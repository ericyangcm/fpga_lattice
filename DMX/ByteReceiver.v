==> flow/design.v <==
module EdgeDetector (
    input  wire clk,
    input  wire rst_n,
    input  wire signal_in,         
    input  wire edge_type,         
    output reg edge_pulse          
);
    reg sync_0, sync_1, sync_2;
    reg signal_prev;
    always @(posedge clk or negedge rst_n) begin
        if (!rst_n) begin
            sync_0       <= 1'b0;
            sync_1       <= 1'b0;
            sync_2       <= 1'b0;
            signal_prev  <= 1'b0;
            edge_pulse   <= 1'b0;
        end else begin
            sync_0 <= signal_in;
            sync_1 <= sync_0;
            sync_2 <= sync_1;
            signal_prev <= sync_2;
            if (edge_type) begin
                edge_pulse <= (sync_2 == 1'b1 && signal_prev == 1'b0);  
            end else begin
                edge_pulse <= (sync_2 == 1'b0 && signal_prev == 1'b1);  
            end
        end
    end
endmodule
module ByteReceiver #(
    parameter CLK_FREQ   = 20_000_000,
    parameter BAUD_RATE  = 250_000
)(
    input  wire clk,
    input  wire rst_n,
    input  wire start_receive,          
    input  wire DMX_Input_Signal,       
    output reg        byte_ready,       
    output reg [7:0]  received_byte
);
    localparam BIT_TIME       = CLK_FREQ / BAUD_RATE;
    localparam HALF_BIT_TIME  = BIT_TIME / 2;
    localparam IDLE              = 0,
               WAIT_HALF_BIT     = 1,
               DATA_BIT_SAMPLING = 2,
               STOP_BIT          = 3;
    reg [2:0]  state;
    reg [$clog2(BIT_TIME)-1:0] bit_timer;
    reg [3:0]  bit_index;
    reg [7:0]  shift_reg;
    wire start_bit_falling;
    EdgeDetector StartEdgeDetector (
        .clk(clk),
        .rst_n(rst_n),
        .signal_in(DMX_Input_Signal),
        .edge_type(1'b0),               
        .edge_pulse(start_bit_falling)  
    );
    always @(posedge clk or negedge rst_n) begin
        if (!rst_n) begin
            state         <= IDLE;
            bit_timer     <= 0;
            bit_index     <= 0;
            shift_reg     <= 0;
            received_byte <= 0;
            byte_ready    <= 0;
        end else begin
            byte_ready <= 0;    
            case (state)
                IDLE: begin
                    if (start_receive && start_bit_falling) begin
                        bit_timer <= HALF_BIT_TIME;
                        bit_index <= 0;
                        state     <= WAIT_HALF_BIT;
                    end
                end
                WAIT_HALF_BIT: begin
                    if (bit_timer > 0)
                        bit_timer <= bit_timer - 1;
                    else begin
                        bit_timer <= BIT_TIME;
                        state     <= DATA_BIT_SAMPLING;
                    end
                end
                DATA_BIT_SAMPLING: begin
                    if (bit_timer > 0)
                        bit_timer <= bit_timer - 1;
                    else begin
                        shift_reg <= {DMX_Input_Signal, shift_reg[7:1]};
                        bit_index <= bit_index + 1;
                        bit_timer <= BIT_TIME;
                        if (bit_index == 7) begin
                            received_byte <= {DMX_Input_Signal, shift_reg[7:1]};
                            state <= STOP_BIT;
                        end
                    end
                end
                STOP_BIT: begin
                    if (bit_timer > 0)
                        bit_timer <= bit_timer - 1;
                    else begin
                        if (DMX_Input_Signal == 1) begin
                            byte_ready <= 1;   
                        end
                        state <= IDLE;   
                    end
                end
            endcase
        end
    end
endmodule
-- Tool chain data of ByteReceiver
The steps from the RTL of ByteReceiver to its reports follow in flow order.
Line numbers count from 1 in the design file above.
Operators carry their Yosys type and port widths (W data, S select, Z words).
Cell names lack the library's common part.
A cell with - has no value.
- top module: ByteReceiver
- clock input: clk
- library: sky130hd
- library corner: tt_025C_1v80

-- Elaborated design
Source: Yosys, flattened and elaborated, memories not mapped. Widths are those after wreduce. Registers that Yosys merges into a memory's read port (data or address) are not register bits. Print and check cells do not count. Equal cells are merged and count once.
- noted register bits after elaboration: 36
- bits of input ports: 4
- noted output and inout port bits: 9
- elaborated cells at 53
- noted add/sub/neg operators: 2
- order comparisons at 1
- noted equality and inequality tests: 10
- muxes and demuxes at 16
- bitwise logic cells: 2
- reduce/logical cells at 11
- operators with widths (kind ; count):
    $pmux W7 S3 ; 1
    $mux W7 ; 3
    $mux W3 ; 5
    $ne A2 B2 Y1 const B ; 6
    $pmux W3 S4 ; 1
    $reduce_and A3 Y1 ; 3
    $pmux W4 S2 ; 1
    $mux W4 ; 2
    $sub A7 B1 Y7 const B ; 1
    $gt A7 B1 Y1 const B ; 1
    $eq A3 B2 Y1 const B ; 2
    $reduce_and A6 Y1 ; 1
    $add A4 B1 Y4 const B ; 1
    $eq A4 B3 Y1 const B ; 1
    $reduce_bool A4 Y1 ; 1
    $eq A3 B1 Y1 const B ; 1
    $logic_not A3 Y1 ; 1
    $mux W1 ; 3
    $logic_and A1 B1 Y1 ; 2
    $not A1 Y1 ; 2
    $reduce_and A2 Y1 ; 1
    $reduce_bool A2 Y1 ; 1
    $reduce_or A2 Y1 ; 1

-- Logic depth
Depth = most cells in a row (Yosys ltp): at word level without a register or memory, in the mapped netlist without a sequential cell, where the memories' decode and read muxes count.
- noted word-level depth: 4
- ABC_AREA at 0
- mapped depth at 7
- noted depth with buffers taken out: 6

-- After synthesis
Yosys stat after the flow's synthesis: flattened, memories mapped to cells. It holds for the ABC_AREA given above (unset counts as 0); a run with the other value may have another netlist.
- noted mapped cells: 128
- noted cell area after synthesis: 1726.7 µm²
- sequential area: 902.1 µm²
- mapped flip-flops: 36
- noted buffer cells: 3
- cell types (cell type ; count ; total area (µm²)):
    dfrtp_1 ; 35 ; 875.84
    mux2_4 ; 15 ; 225.216
    a22o_1 ; 5 ; 43.792
    ha_1 ; 3 ; 37.536
    a221oi_2 ; 2 ; 30.029
    dfstp_2 ; 1 ; 26.275
    buf_6 ; 2 ; 22.522
    nand2_1 ; 6 ; 22.522
    nand2_8 ; 1 ; 20.019
    nand3_1 ; 4 ; 20.019
    nor2_8 ; 1 ; 20.019
    nor2_1 ; 5 ; 18.768
    a211oi_1 ; 2 ; 15.014
    a21boi_0 ; 2 ; 15.014
    inv_1 ; 4 ; 15.014
    nand3b_1 ; 2 ; 15.014
    o21ai_0 ; 3 ; 15.014
    o31ai_1 ; 2 ; 15.014
Not listed: further types 30, cells in them 33.
The figures by module come from a second, unflattened synthesis with its own total; it is not the netlist above.
- cell total of the unflattened synthesis at 135
- noted area (unflattened synthesis): 1641.6 µm²
Rows give one instance, submodules left out.
- modules (module ; instances ; cells ; area (µm²) ; sequential area (µm²)):
    ByteReceiver ; 1 ; 127 ; 1493.9 ; 777.0
    EdgeDetector ; 1 ; 8 ; 147.6 ; 125.1

-- Path before layout
Source: OpenSTA report_checks on the synthesized netlist (no wires, ideal clock, input and output delay 20% of the period each), path of least setup slack; recovery checks are left aside. Register names are those of the netlist, which keeps one name where synthesis merged equal registers.
- kind: reg-to-reg
- start: register bit_timer[3]
- end: register shift_reg[1]
- period: 2130 ps
- setup time: 125 ps
- time at the first pin: 0 ps
- arrival: 1635 ps
- required time at 2005 ps
- noted setup slack: 370 ps
- delay of the path: 1760 ps
- driving pins on the path at 6
- path buffers: 1
- synthesis period reached at 1760 ps
"delay of the path" = arrival - input delay + setup time.
"driving pins on the path" counts driving pins, that of a launching flip-flop among them; a cell with two outputs on the path counts twice.
"synthesis period reached" is the clock period less the worst setup slack; recovery checks do not enter. This is arithmetic on one report: input and output delays are still those of the set period (20% each).
Between the ends stands the longest chain of elaborated cells between them, by number of cells; it is not shown to be the way that was timed. Of several equally long chains one is given.
A line is the first line of the expression or statement that the cell stems from. Yosys adds cells for indexed reads and writes and turns some case tables into memories.
At most two assigning lines are given for a register; there are more.
- cells stage by stage: dfrtp_1 > buf_6 > or4_4 > nor2_8 > nand2_8 > mux2_4
- length of the longest elaborated chain: 3
- elaborated cells between the ends (all ways): 3
- classes of those cells: compare (1); logic (1); reduce/logical (1)
- RTL lines, path after synthesis (item ; line ; RTL):
    start: declaration ; 48 ; reg [$clog2(BIT_TIME)-1:0] bit_timer;
    start: assignment ; 79 ; bit_timer <= bit_timer - 1;
    start: assignment ; 87 ; bit_timer <= bit_timer - 1;
    $gt A7 B1 Y1 ; 86 ; if (bit_timer > 0)
    $not A1 Y1 ; - ;
    $reduce_and A2 Y1 ; - ;
    end: assignment ; 64 ; shift_reg     <= 0;
    end: assignment ; 89 ; shift_reg <= {DMX_Input_Signal, shift_reg[7:1]};
    end: declaration ; 50 ; reg [7:0]  shift_reg;

-- Path in the finished layout
From the final timing report of record 1: the path of least setup slack in the routed layout; clock arrival at registers is part of the times.
The path's times are printed in steps of 10 ps; the period is the one set.
- kind: reg-to-reg
- start: register bit_timer[3]
- end: register shift_reg[5]
- period: 1580 ps
- setup time: 110 ps
- time at the first pin: 290 ps
- arrival: 1970 ps
- required time at 1760 ps
- noted setup slack: -210 ps
- driving pins on the path at 5
- path buffers: 0
Between the ends stands the longest chain of elaborated cells between them, by number of cells; it is not shown to be the way that was timed. Of several equally long chains one is given.
At most two assigning lines are given for a register; there are more.
- cells stage by stage: dfrtp_1 > or4_4 > nor2_8 > nand2_8 > mux2_4
- length of the longest elaborated chain: 3
- elaborated cells between the ends (all ways): 3
- classes of those cells: compare (1); logic (1); reduce/logical (1)
- RTL lines, path after layout (item ; line ; RTL):
    start: declaration ; 48 ; reg [$clog2(BIT_TIME)-1:0] bit_timer;
    start: assignment ; 79 ; bit_timer <= bit_timer - 1;
    start: assignment ; 87 ; bit_timer <= bit_timer - 1;
    $gt A7 B1 Y1 ; 86 ; if (bit_timer > 0)
    $not A1 Y1 ; - ;
    $reduce_and A2 Y1 ; - ;
    end: assignment ; 64 ; shift_reg     <= 0;
    end: assignment ; 89 ; shift_reg <= {DMX_Input_Signal, shift_reg[7:1]};
    end: declaration ; 50 ; reg [7:0]  shift_reg;

==> runs of ByteReceiver <==
Record of 2 stored runs of the RTL-to-layout flow on ByteReceiver, platform sky130hd. The runs are unordered. Constraints: input delay and output delay 20% of the set period each, output load 0.01 pF.
"time of the worst setup path": the worst setup path's part of the clock period (all of it between registers, 20% less for each end at a port) less its slack. A launch clock that arrives late makes it longer, a capture clock that arrives late makes it shorter.
"time of the worst setup path" is known to 10 ps.

Record 1

==> flow/run.sh <==
#!/bin/bash
# the make line also repeats the synthesis and layout settings of config.mk as NAME=value (left out here)
make -C /OpenROAD-flow-scripts/flow DESIGN_CONFIG=/design/flow/config.mk WORK_HOME=/design/flow/orfs CLKGATE_MAP_FILE= finish
==> flow/config.mk <==
export PLATFORM = sky130hd
export DESIGN_NAME = ByteReceiver
export DESIGN_NICKNAME = ByteReceiver
export VERILOG_FILES = /design/flow/design.v
export SDC_FILE = /design/flow/constraint.sdc
export NUM_CORES = 4
export LEC_CHECK = 0
export CAP_MARGIN = 20
export CELL_PAD_IN_SITES_DETAIL_PLACEMENT = 2
export CELL_PAD_IN_SITES_GLOBAL_PLACEMENT = 0
export CORE_ASPECT_RATIO = 1.05
export CORE_MARGIN = 2
export CORE_UTILIZATION = 17
export CTS_CLUSTER_DIAMETER = 348
export GPL_ROUTABILITY_DRIVEN = 0
export HOLD_SLACK_MARGIN = 0.16
export MAX_ROUTING_LAYER = met5
export PLACE_DENSITY = 0.76
export SETUP_SLACK_MARGIN = 0.04
export SLEW_MARGIN = 20
==> flow/constraint.sdc <==
create_clock -name core_clock -period 1.58 [get_ports {clk}]
set_input_delay 0.3160 -clock core_clock [delete_from_list [all_inputs] [get_ports {clk}]]
set_output_delay 0.3160 -clock core_clock [all_outputs]
set_load 0.01 [all_outputs]

Measured in record 1:
- worst setup slack after layout: -212 ps
- die area at 10979.1 µm²
- final setup TNS: -4274 ps
- noted the area of the synthesized netlist: 1726.7 µm²
- utilization after layout at 25.3%
- time of the worst setup path at 1790 ps
- kind of the worst setup path: reg-to-reg
- standard-cell area of the final layout: 2498.7 µm²

Record 2

==> flow/run.sh <==
#!/bin/bash
# the make line also repeats the synthesis and layout settings of config.mk as NAME=value (left out here)
make -C /OpenROAD-flow-scripts/flow DESIGN_CONFIG=/design/flow/config.mk WORK_HOME=/design/flow/orfs CLKGATE_MAP_FILE= finish
==> flow/config.mk <==
export PLATFORM = sky130hd
export DESIGN_NAME = ByteReceiver
export DESIGN_NICKNAME = ByteReceiver
export VERILOG_FILES = /design/flow/design.v
export SDC_FILE = /design/flow/constraint.sdc
export NUM_CORES = 4
export LEC_CHECK = 0
export ABC_AREA = 0
export CAP_MARGIN = 20
export CELL_PAD_IN_SITES_GLOBAL_PLACEMENT = 3
export CORE_MARGIN = 2
export CORE_UTILIZATION = 43
export GPL_ROUTABILITY_DRIVEN = 1
export GPL_TIMING_DRIVEN = 0
export PLACE_DENSITY = 0.75
export SLEW_MARGIN = 20
==> flow/constraint.sdc <==
create_clock -name core_clock -period 3.31 [get_ports {clk}]
set_input_delay 0.6620 -clock core_clock [delete_from_list [all_inputs] [get_ports {clk}]]
set_output_delay 0.6620 -clock core_clock [all_outputs]
set_load 0.01 [all_outputs]

Measured in record 2:
- worst setup slack after layout: 1348 ps
- die area at 4538.0 µm²
- final setup TNS: 0 ps
- noted the area of the synthesized netlist: 1726.7 µm²
- utilization after layout at 51.3%
- time of the worst setup path at 1300 ps
- kind of the worst setup path: input-to-reg
- standard-cell area of the final layout: 2024.4 µm²

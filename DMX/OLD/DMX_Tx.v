==> flow/design.v <==
module DMX_Tx #(
    parameter CLK_FREQ = 12090000,   
    parameter BAUD_RATE = 250000      
)(
    input wire clk,                
    input wire rst_n,              
    input wire enable,             
    input wire [9:0] num_bytes,    
	input wire [7:0] EBR_Data,			 
    input wire [1:0] mode_select,  
    output reg tx,                 
    output reg busy,                
	output reg [9:0] EBR_Addr,			 
	output reg TP
);
    localparam integer BIT_TIME = CLK_FREQ / BAUD_RATE;   
	localparam integer BREAK_TIME = (CLK_FREQ / 1000000) * 100;   
    localparam integer MAB_TIME   = (CLK_FREQ / 1000000) * 20;    
    reg [31:0] packet_timer;
    always @(*) begin
        case (mode_select)
            2'b00: packet_timer = CLK_FREQ / 10;   
            2'b01: packet_timer = CLK_FREQ / 20;   
            2'b10: packet_timer = CLK_FREQ / 30;   
            2'b11: packet_timer = CLK_FREQ / 40;   
            default: packet_timer = CLK_FREQ / 40;
        endcase
    end
    reg [15:0] counter;
    reg [31:0] packet_counter;
    reg [5:0] state;
    reg [7:0] shift_reg;
    reg [9:0] byte_index;   
    reg [3:0] bit_index;
    reg start_tx;
	always @(posedge clk or negedge rst_n) begin
		if (!rst_n) begin
			packet_counter <= 0;
			start_tx <= 0;
		end else if (enable) begin
			if (packet_counter > packet_timer) begin
					start_tx <= 1;
					packet_counter <= 0;   
			end else begin
				packet_counter <= packet_counter + 1;  
				start_tx <= 0;	 
			end
		end
	end
    always @(posedge clk or negedge rst_n) begin
        if (!rst_n) begin
            state <= 0;
            tx <= 1;
            busy <= 0;
            counter <= 0;
            byte_index <= 0;
            bit_index <= 0;
            shift_reg <= 0;
        end else begin
            case (state)
                0: begin
                    if (start_tx) begin
						state <= 1;
                        busy <= 1;
                        counter <= 0;
                        byte_index <= 0;
						bit_index <= 0;
						EBR_Addr <= 0;   
                    end
                end
                1: begin  
                    tx <= 0;
                    if (counter < BREAK_TIME) counter <= counter + 1;
                    else begin
                        counter <= 0;
                        state <= 2;
                    end
                end
                2: begin  
                    tx <= 1;
                    if (counter < MAB_TIME) counter <= counter + 1;
                    else begin
                        counter <= 0;
                        shift_reg <= EBR_Data;   
						EBR_Addr <= EBR_Addr + 1;	 
                        state <= 3;
                    end
                end
                3: begin  
                    if (counter < BIT_TIME) counter <= counter + 1;
                    else begin
                        counter <= 0;
                        tx <= 0;   
                        state <= 4;
                    end
                end
                4: begin  
                    if (counter < BIT_TIME) counter <= counter + 1;
                    else begin
                        counter <= 0;
                        tx <= shift_reg[0];
                        shift_reg <= shift_reg >> 1;
                        bit_index <= bit_index + 1;
                        if (bit_index == 8) begin
                            bit_index <= 0;
							tx <= 1;		 
                            byte_index <= byte_index + 1;
                            state <= 5;
                        end
						TP <= !TP;
                    end
                end
                5: begin  
                    if (counter < BIT_TIME) counter <= counter + 1;
                    else begin
                        counter <= 0;
                        if (byte_index < num_bytes) begin
                            shift_reg <= EBR_Data;   
							EBR_Addr <= EBR_Addr + 1;	 
                            state <= 3;   
                        end else begin
                            busy <= 0;
                            state <= enable ? 0 : 6;
                        end
                    end
                end
                6: begin  
                    tx <= 1;
                    state <= 0;
                end
                default: state <= 0;
            endcase
        end
    end
endmodule
**From RTL to reports: DMX_Tx**

Tool output for the design above, in the order of the flow.
Line numbers count from 1 in the design file above.
Operators: Yosys type, input widths -> output width; for muxes data width and select width s.
A cell with -- has no value.

- Top module: DMX_Tx
- Clock: clk
- Library: sky130hd
- Corner: tt_025C_1v80

**After elaboration**

Source: Yosys, flattened and elaborated, memories not mapped. Widths are those after wreduce. Registers that Yosys merges into a memory's read port (data or address) are not register bits. Print and check cells do not count. Equal cells are merged and count once.

- Register bits after elaboration: 90

- Equal/unequal tests: 19
- Bitwise logic cells: 1
- $lt $le $gt $ge: 5
- Reduce/logical cells: 20
- Muxes and demuxes: 43
- Add/subtract/negate cells: 5

Operators with widths:

| cell | number |
|---|---|
| $pmux 32 s4 | 1 |
| $pmux 16 s4 | 1 |
| $mux 16 | 4 |
| $mux 10 | 6 |
| $mux 6 | 7 |
| $pmux 6 s6 | 1 |
| $add 32x1->32 const B | 1 |
| $gt 32x32->1 | 1 |
| $mux 32 | 1 |
| $mux 8 | 4 |
| $pmux 10 s3 | 1 |
| $pmux 8 s3 | 1 |
| $add 10x1->10 const B | 2 |
| $pmux 10 s2 | 1 |
| $ne 2x2->1 const B | 9 |
| $eq 6x3->1 const B | 3 |
| $add 16x1->16 const B | 1 |
| $lt 16x11->1 const B | 1 |
| $lt 16x6->1 const B | 1 |
| $lt 16x8->1 const B | 1 |
| $eq 6x2->1 const B | 2 |
| $mux 4 | 3 |
| $lt 10x10->1 | 1 |
| $reduce_and 3->1 | 3 |
| $reduce_and 4->1 | 2 |
| $pmux 4 s2 | 1 |
| $reduce_and 7->1 | 1 |
| $mux 1 | 7 |

Not listed: further kinds 21, cells in them 25.

**Longest topological paths**

Longest topological path by Yosys (ltp), each cell counted once; first at word level (registers and memories cut), then after technology mapping (sequential cells cut; the memories' decode and read muxes count).

- Depth in word-level cells: 4
- ABC_AREA: 0
- Gate-level depth with buffers: 12

**Mapped cells and area**

Yosys stat after the flow's synthesis: flattened, memories mapped to cells. It holds for the ABC_AREA given above (unset counts as 0); a run with the other value may have another netlist.
Totals and module areas in this step are rounded.

Cells by type:

| cell | number | area in all (um^2) |
|---|---|---|
| sky130_fd_sc_hd__dfrtp_1 | 78 | 1.95E+03 |
| sky130_fd_sc_hd__ha_1 | 40 | 500.48 |
| sky130_fd_sc_hd__edfxtp_1 | 11 | 330.317 |
| sky130_fd_sc_hd__nor2_1 | 88 | 330.317 |
| sky130_fd_sc_hd__xor2_1 | 29 | 253.994 |
| sky130_fd_sc_hd__xnor2_1 | 22 | 192.685 |
| sky130_fd_sc_hd__a21oi_1 | 26 | 130.125 |
| sky130_fd_sc_hd__nand2_1 | 34 | 127.622 |
| sky130_fd_sc_hd__nand4_1 | 20 | 125.12 |
| sky130_fd_sc_hd__o21ai_0 | 23 | 115.11 |
| sky130_fd_sc_hd__nand3_1 | 22 | 110.106 |
| sky130_fd_sc_hd__inv_1 | 27 | 101.347 |
| sky130_fd_sc_hd__and3_1 | 16 | 100.096 |
| sky130_fd_sc_hd__mux2i_1 | 8 | 80.077 |
| sky130_fd_sc_hd__and4_1 | 8 | 70.067 |
| sky130_fd_sc_hd__buf_6 | 6 | 67.565 |
| sky130_fd_sc_hd__a31oi_1 | 9 | 56.304 |
| sky130_fd_sc_hd__nor3_1 | 11 | 55.053 |

Not listed: further types 37, cells in them 87.

- Cells in the netlist: 565
- Mapped flip-flops: 91
- Sequential area: 2,300 um^2
- Mapped area: 5,400 um^2

**Worst setup path after synthesis**

Source: OpenSTA report_checks on the synthesized netlist (no wires, ideal clock, input and output delay 20% of the period each), path of least setup slack; recovery checks are left aside. Register names are those of the netlist, which keeps one name where synthesis merged equal registers.

- Path kind: input -> register
- Start point: in num_bytes[5]
- End point: reg EBR_Addr[0]
- Buffers on the path: 1
- Arrival: 2.771 ns
- Clock period: 4.04 ns
- Delay of the path: 2.353 ns
- Slack: 0.879 ns
- Library setup time: 0.390 ns
- Time at the first pin: 0.808 ns
- Stages: 8
- Synthesis period reached: 3.161 ns

"delay of the path" = arrival - input delay + setup time.
"stages": output pins that drive a net of the path, with the launching flip-flop's if there is one; two outputs of one cell count as two.
"synthesis period reached" is the clock period less the worst setup slack; recovery checks do not enter. This is arithmetic on one report: input and output delays are still those of the set period (20% each).
Between the ends stands the longest chain of elaborated cells between them, by number of cells; it is not shown to be the way that was timed. Of several equally long chains one is given.
A line is the first line of the expression or statement that the cell stems from. Yosys adds cells for indexed reads and writes and turns some case tables into memories.
At most two assigning lines are given for a register; there are more.
The path ends at the enable pin of a flip-flop; only ways to that pin are counted.

- Cells stage by stage: sky130_fd_sc_hd__inv_1 -> sky130_fd_sc_hd__ha_1 -> sky130_fd_sc_hd__a211o_1 -> sky130_fd_sc_hd__a21oi_1 -> sky130_fd_sc_hd__o31a_2 -> sky130_fd_sc_hd__buf_2 -> sky130_fd_sc_hd__o21ai_0 -> sky130_fd_sc_hd__nor3_1
- Length of the longest elaborated chain: 3

Ends and longest elaborated chain, post-synthesis:

| what | line | source |
|---|---|---|
| start: declaration | 8 | `input wire [9:0] num_bytes,` |
| $lt 10x10->1 | 117 | `if (byte_index < num_bytes) begin` |
| $ne 2x2->1 | -- |  |
| $reduce_and 6->1 | -- |  |
| end: assignment | 85 | `EBR_Addr <= EBR_Addr + 1;` |
| end: assignment | 119 | `EBR_Addr <= EBR_Addr + 1;` |
| end: declaration | 13 | `output reg [9:0] EBR_Addr,` |

**Path in the finished layout**

Path of least setup slack in the final report of flow run A (OpenROAD, finished layout, wires in). Where an end is a register, its clock arrival counts in the times.

- Path kind: input -> register
- Start point: in mode_select[1]
- End point: reg packet_counter[19]
- Time at the first pin: 1.24 ns
- Slack: 2.08 ns
- Arrival: 4.37 ns
- Buffers on the path: 2
- Stages: 12
- Library setup time: 0.11 ns
- Clock period: 6.22 ns

Between the ends stands the longest chain of elaborated cells between them, by number of cells; it is not shown to be the way that was timed. Of several equally long chains one is given.
At most two assigning lines are given for a register; there are more.

- Cells stage by stage: sky130_fd_sc_hd__clkdlybuf4s50_1 -> sky130_fd_sc_hd__inv_1 -> sky130_fd_sc_hd__ha_1 -> sky130_fd_sc_hd__inv_1 -> sky130_fd_sc_hd__ha_1 -> sky130_fd_sc_hd__nand4_1 -> sky130_fd_sc_hd__a21oi_1 -> sky130_fd_sc_hd__nor2_1 -> sky130_fd_sc_hd__a21oi_1 -> sky130_fd_sc_hd__and3_1 -> sky130_fd_sc_hd__buf_8 -> sky130_fd_sc_hd__nor2_1
- Length of the longest elaborated chain: 4

Ends and longest elaborated chain, post-layout:

| what | line | source |
|---|---|---|
| start: declaration | 10 | `input wire [1:0] mode_select,` |
| $eq 2x2->1 | 21 | `case (mode_select)` |
| $pmux 32 s4 | 21 |  |
| $gt 32x32->1 | 41 | `if (packet_counter > packet_timer) begin` |
| $mux 32 | 41 |  |
| end: assignment | 43 | `packet_counter <= 0;` |
| end: assignment | 45 | `packet_counter <= packet_counter + 1;` |
| end: declaration | 30 | `reg [31:0] packet_counter;` |

Memo
Re: implementation data of DMX_Tx

Module DMX_Tx, platform sky130hd: 2 stored runs of the flow (Yosys, OpenROAD) with differing settings, in no particular order. Input and output delays are each 20% of the period that was set; the output load is 0.01 pF.
"worst setup path time" means the part of the period allowed to the worst setup path (the constraints hold back 20% at inputs and 20% at outputs) less its slack; where the path has registers, the arrival times of their clocks count too.
Measured values are rounded.

### Flow run A

Settings: `period_ns=6.22`, `CORE_UTILIZATION=26`, `SETUP_SLACK_MARGIN=-0.6`, `PLACE_DENSITY_LB_ADDON=0.19`, `CORE_ASPECT_RATIO=0.59`, `CELL_PAD_IN_SITES_DETAIL_PLACEMENT=2`, `TNS_END_PERCENT=75`, `GPL_ROUTABILITY_DRIVEN=1`, `CAP_MARGIN=0`, `MAX_ROUTING_LAYER=met5`, `CORE_MARGIN=2`, `SLEW_MARGIN=20`

- Worst setup path time: 2.89 ns
- Critical path kind: input -> register
- Std-cell area (final layout): 6,400 um^2
- Post-route setup TNS: 0.000 ns
- Post-route utilization: 0.31
- Die area: 22,000 um^2
- Mapped cell area after synthesis: 5,400 um^2
- Setup slack of the worst path: 2.1 ns

### Flow run B

Settings: `period_ns=2.71`, `CAP_MARGIN=20`, `CORE_MARGIN=2`, `CORE_UTILIZATION=40`, `SLEW_MARGIN=20`

- Die area: 14,000 um^2
- Mapped cell area after synthesis: 5,400 um^2
- Worst setup path time: 1.85 ns
- Critical path kind: input -> register
- Setup slack of the worst path: 0.32 ns
- Post-route utilization: 0.48
- Post-route setup TNS: 0.000 ns
- Std-cell area (final layout): 6,400 um^2

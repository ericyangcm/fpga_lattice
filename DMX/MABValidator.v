==> flow/design.v <==
module MABValidator #(
    parameter CLK_FREQ     = 20_000_000,
    parameter MAB_MIN_US   = 12,
    parameter MAB_MAX_US   = 100
)(
    input  wire clk,
    input  wire rst_n,
    input  wire signal_in,
    output reg  mab_valid    
);
    localparam integer MAB_MIN_CYCLES = (CLK_FREQ / 1_000_000) * MAB_MIN_US;
    localparam integer MAB_MAX_CYCLES = (CLK_FREQ / 1_000_000) * MAB_MAX_US;
    reg sync_0, sync_1, signal_prev;
    always @(posedge clk or negedge rst_n) begin
        if (!rst_n) begin
            sync_0 <= 1;
            sync_1 <= 1;
            signal_prev <= 1;
        end else begin
            sync_0      <= signal_in;
            sync_1      <= sync_0;
            signal_prev <= sync_1;
        end
    end
    wire signal_rising  = (signal_prev == 1'b0) && (sync_1 == 1'b1);
    wire signal_falling = (signal_prev == 1'b1) && (sync_1 == 1'b0);
    reg [31:0] mab_counter;
    reg        counting;
    always @(posedge clk or negedge rst_n) begin
        if (!rst_n) begin
            mab_counter <= 0;
            counting    <= 0;
            mab_valid   <= 0;
        end else begin
            mab_valid <= 0;
            if (signal_rising) begin
                counting <= 1;
                mab_counter <= 0;
            end else if (counting) begin
                if (sync_1 == 1'b1) begin
                    mab_counter <= mab_counter + 1;
                    if (mab_counter > MAB_MAX_CYCLES) begin
                        counting <= 0;   
                    end
                end else if (signal_falling) begin
                    if (mab_counter >= MAB_MIN_CYCLES && mab_counter <= MAB_MAX_CYCLES) begin
                        mab_valid <= 1;   
                    end
                    counting <= 0;
                end
            end
        end
    end
endmodule
---- Tool chain data of MABValidator ----
Tool output for the design above, in the order of the flow.
Line numbers count from 1 in the design file above.
Library cell names are shortened.
Not given: -
design
  design top .............................. MABValidator
  clock port .............................. clk
  standard-cell library ................... sky130hd
  library corner .......................... tt_025C_1v80

---- After elaboration ----
Source: Yosys, flattened and elaborated, memories not mapped. Widths are those after wreduce. Registers that Yosys merges into a memory's read port (data or address) are not register bits. Print and check cells do not count. Equal cells are merged and count once.
cells by class
  muxes and demuxes ....................... 13
  equality and inequality tests ........... 0
  multipliers ............................. 0
  reductions and logical operators ........ 6
  bitwise operators ....................... 2
  order comparisons ....................... 3
  shifts and indexed selects .............. 0
  div/mod/pow operators ................... 0
  $add $sub $neg .......................... 1
operators by type and width
  cell                                                              count
  32-bit two-way mux                                                3
  32-bit by 1-bit adder with 32-bit output with constant B          1
  32-bit by 11-bit > comparator with 1-bit output with constant B   1
  32-bit by 11-bit <= comparator with 1-bit output with constant B  1
  32-bit by 8-bit >= comparator with 1-bit output with constant B   1
  1-bit two-way mux                                                 10
  2-bit nonzero test                                                2
  1-bit logical AND                                                 3
  1-bit inverter                                                    2
  2-bit AND reduction                                               1
storage and ports
  input bits .............................. 3
  memories ................................ 0
  ROM bits ................................ 0
  register bits after elaboration ......... 37
  elaborated cells ........................ 31
  word width x clocked read ports ......... 0
  RAM bits ................................ 0
  output and inout bits ................... 1
  latch bits .............................. 0

---- Depth ----
Yosys ltp: most cells in a row. Word level: on the elaborated netlist, between registers, memories and ports. Mapped: between sequential cells and ports; inverters and the memories' decode and read muxes count.
depth
  depth after elaboration ................. 7
  ABC_AREA ................................ 0
  depth in mapped cells ................... 7
  depth with buffers taken out ............ 6

---- Synthesis result ----
Source: synth_stat.txt of the flow (Yosys; design flattened, memories mapped). It holds for the ABC_AREA given above (unset counts as 0); a run with the other value may have another netlist.
cells by type
  cell type  count  total area (sq um)
  dfrtp_1    34     850.816
  xor2_1     19     166.41
  nor2_1     27     101.347
  nand2_1    23     86.333
  dfstp_2    3      78.826
  nand4_1    11     68.816
  nand3_1    11     55.053
  o21ai_0    9      45.043
  a21oi_1    8      40.038
  xnor2_1    4      35.034
  and3_1     5      31.28
  nor4_1     5      31.28
  or3_1      5      31.28
  ha_1       2      25.024
  nand4_4    1      21.27
  nor4_4     1      21.27
  and2_1     3      18.768
  and4_1     2      17.517
Other cell types: 18; their cells: 25.
synthesis totals
  cells in the netlist .................... 198
  cell area after synthesis ............... 1,899.3 sq um
  flip-flop cells ......................... 37
  buffers ................................. 6
  sequential part of the area ............. 929.6 sq um

---- Worst setup path after synthesis ----
OpenSTA on the mapped netlist: ideal clock, no wires. The path of least setup slack (recovery checks aside). Input and output delay are each 20% of the period. Register names are those of the netlist, which keeps one name where synthesis merged equal registers.
timing path after synthesis
  path kind ............................... reg2reg
  start ................................... reg sync_1
  end ..................................... reg mab_counter[31]
  driving pins on the path ................ 7
  setup slack ............................. -0.073 ns
  period .................................. 1.85 ns
  data required time ...................... 1.772 ns
  buffers on the path ..................... 1
  setup time .............................. 0.078 ns
  arrival ................................. 1.845 ns
  path delay .............................. 1.923 ns
  launch time at the first pin ............ 0.000 ns
  synthesis period reached ................ 1.923 ns
"path delay" is the arrival time less input delay plus setup time.
"driving pins on the path" counts driving pins, that of a launching flip-flop among them; a cell with two outputs on the path counts twice.
"synthesis period reached" = period - worst setup slack (recovery checks aside). The figure is calculated, with input and output delays left at 20% of the set period.
The rows between start and end are the longest chain of elaborated cells between them; the timing report does not say that the signal goes this way. Where chains are equally long, one stands for them.
Each line given opens the expression or statement behind the cell; cells for indexed reads and writes are added by Yosys, which also makes memories of some case tables.
At most two assigning lines are given for a register; there are more.
between the ends, after synthesis
  cell sequence ........................... dfstp_2 buf_4 nand2_1 nor4_4 nand4_4 or3_1 a21oi_1
  length of the longest elaborated chain .. 3
  elaborated cells between the ends (all ways) .. 7
  RTL lines with such cells ............... 4
  those cells by class .................... 3 x mux; 4 x reduce/logical
RTL lines, path after synthesis
  element             RTL line  RTL
  start, declared     13        reg sync_0, sync_1, signal_prev;
  start, assigned     17        sync_1 <= 1;
  start, assigned     21        sync_1      <= sync_0;
  32-bit two-way mux  40        if (sync_1 == 1'b1) begin
  32-bit two-way mux  39        end else if (counting) begin
  32-bit two-way mux  36        if (signal_rising) begin
  end, assigned       38        mab_counter <= 0;
  end, assigned       41        mab_counter <= mab_counter + 1;
  end, declared       27        reg [31:0] mab_counter;

---- Path in the finished layout ----
Path of least setup slack in the final report of run 1 (OpenROAD, finished layout, wires in). Where an end is a register, its clock arrival counts in the times.
timing path after layout
  path kind ............................... reg2reg
  start ................................... reg mab_counter[5]
  end ..................................... reg mab_counter[16]
  period .................................. 1.54 ns
  buffers on the path ..................... 1
  setup slack ............................. -0.15 ns
  setup time .............................. 0.11 ns
  data required time ...................... 1.73 ns
  arrival ................................. 1.88 ns
  driving pins on the path ................ 7
  launch time at the first pin ............ 0.30 ns
The rows between start and end are the longest chain of elaborated cells between them; the timing report does not say that the signal goes this way. Where chains are equally long, one stands for them.
At most two assigning lines are given for a register; there are more.
between the ends, after layout
  cell sequence ........................... dfrtp_1 nand4_1 nor4_4 buf_4 nand4_1 xor2_1 nor2_1
  length of the longest elaborated chain .. 4
  elaborated cells between the ends (all ways) .. 4
  RTL lines with such cells ............... 4
  those cells by class .................... 1 x add/sub; 3 x mux
RTL lines, path after layout
  element                                   RTL line  RTL
  start, declared                           27        reg [31:0] mab_counter;
  start, assigned                           31        mab_counter <= 0;
  start, assigned                           41        mab_counter <= mab_counter + 1;
  32-bit by 1-bit adder with 32-bit output  41
  32-bit two-way mux                        40        if (sync_1 == 1'b1) begin
  32-bit two-way mux                        39        end else if (counting) begin
  32-bit two-way mux                        36        if (signal_rising) begin
  end, assigned                             38        mab_counter <= 0;
  end, assigned                             41
  end, declared                             27

==> runs of MABValidator <==
MABValidator through Yosys and OpenROAD on sky130hd: 2 stored runs, unordered, with their settings and measured results. The constraints put input and output delay at 20% of the set period each and load the outputs with 0.01 pF.
"clock period achieved" = clock period - worst setup slack. The figure is calculated, with input and output delays left at 20% of the set period.
"allowed time less slack (worst setup path)" = time allowed to the worst setup path (clock period - input delay - output delay, where it has them) - its slack; a late launch clock adds to it, a late capture clock takes from it.
"power consumption": no workload was simulated; the value follows from the tool's default switching activity.

======== run 1 ========
==> flow/run.sh <==
#!/bin/bash
# the make line also repeats the synthesis and layout settings of config.mk as NAME=value (left out here)
make -C /OpenROAD-flow-scripts/flow DESIGN_CONFIG=/design/flow/config.mk WORK_HOME=/design/flow/orfs CLKGATE_MAP_FILE= finish
==> flow/config.mk <==
export PLATFORM = sky130hd
export DESIGN_NAME = MABValidator
export DESIGN_NICKNAME = MABValidator
export VERILOG_FILES = /design/flow/design.v
export SDC_FILE = /design/flow/constraint.sdc
export NUM_CORES = 4
export LEC_CHECK = 0
export CAP_MARGIN = 20
export CORE_ASPECT_RATIO = 0.72
export CORE_MARGIN = 4
export CORE_UTILIZATION = 48
export CTS_CLUSTER_SIZE = 42
export GPL_TIMING_DRIVEN = 1
export SETUP_SLACK_MARGIN = 0.26
export SLEW_MARGIN = 20
export TNS_END_PERCENT = 20
==> flow/constraint.sdc <==
create_clock -name core_clock -period 1.54 [get_ports {clk}]
set_input_delay 0.3080 -clock core_clock [delete_from_list [all_inputs] [get_ports {clk}]]
set_output_delay 0.3080 -clock core_clock [all_outputs]
set_load 0.01 [all_outputs]

-------- measured, run 1 --------
  synthesis area .......................... 1,899.3 sq um
  area of the die ......................... 5,041.0 sq um
  standard-cell area after layout ......... 2,672.6 sq um
  utilization after routing ............... 70.3%
  setup slack of the critical path ........ -0.150 ns
  total negative slack on setup checks .... -1.681 ns
  worst hold slack after layout ........... 0.365 ns
  power consumption ....................... 0.002065 W
  clock period achieved ................... 1.690 ns
  allowed time less slack (worst setup path) .. 1.69 ns
  type of the worst setup path ............ reg2reg

======== run 2 ========
==> flow/run.sh <==
#!/bin/bash
# the make line also repeats the synthesis and layout settings of config.mk as NAME=value (left out here)
make -C /OpenROAD-flow-scripts/flow DESIGN_CONFIG=/design/flow/config.mk WORK_HOME=/design/flow/orfs CLKGATE_MAP_FILE= finish
==> flow/config.mk <==
export PLATFORM = sky130hd
export DESIGN_NAME = MABValidator
export DESIGN_NICKNAME = MABValidator
export VERILOG_FILES = /design/flow/design.v
export SDC_FILE = /design/flow/constraint.sdc
export NUM_CORES = 4
export LEC_CHECK = 0
export ABC_AREA = 1
export CAP_MARGIN = 20
export CELL_PAD_IN_SITES_DETAIL_PLACEMENT = 0
export CORE_ASPECT_RATIO = 0.82
export CORE_MARGIN = 2
export CORE_UTILIZATION = 63
export CTS_CLUSTER_DIAMETER = 395
export CTS_CLUSTER_SIZE = 93
export GPL_ROUTABILITY_DRIVEN = 1
export PLACE_DENSITY_LB_ADDON = 0.17
export SETUP_SLACK_MARGIN = 0.34
export SLEW_MARGIN = 40
==> flow/constraint.sdc <==
create_clock -name core_clock -period 1.35 [get_ports {clk}]
set_input_delay 0.2700 -clock core_clock [delete_from_list [all_inputs] [get_ports {clk}]]
set_output_delay 0.2700 -clock core_clock [all_outputs]
set_load 0.01 [all_outputs]

-------- measured, run 2 --------
  synthesis area .......................... 2,341.0 sq um
  area of the die ......................... 4,221.9 sq um
  standard-cell area after layout ......... 3,423.3 sq um
  utilization after routing ............... 94.3%
  setup slack of the critical path ........ -0.571 ns
  total negative slack on setup checks .... -9.687 ns
  worst hold slack after layout ........... 0.369 ns
  power consumption ....................... 0.002671 W
  clock period achieved ................... 1.921 ns
  allowed time less slack (worst setup path) .. 1.92 ns
  type of the worst setup path ............ reg2reg
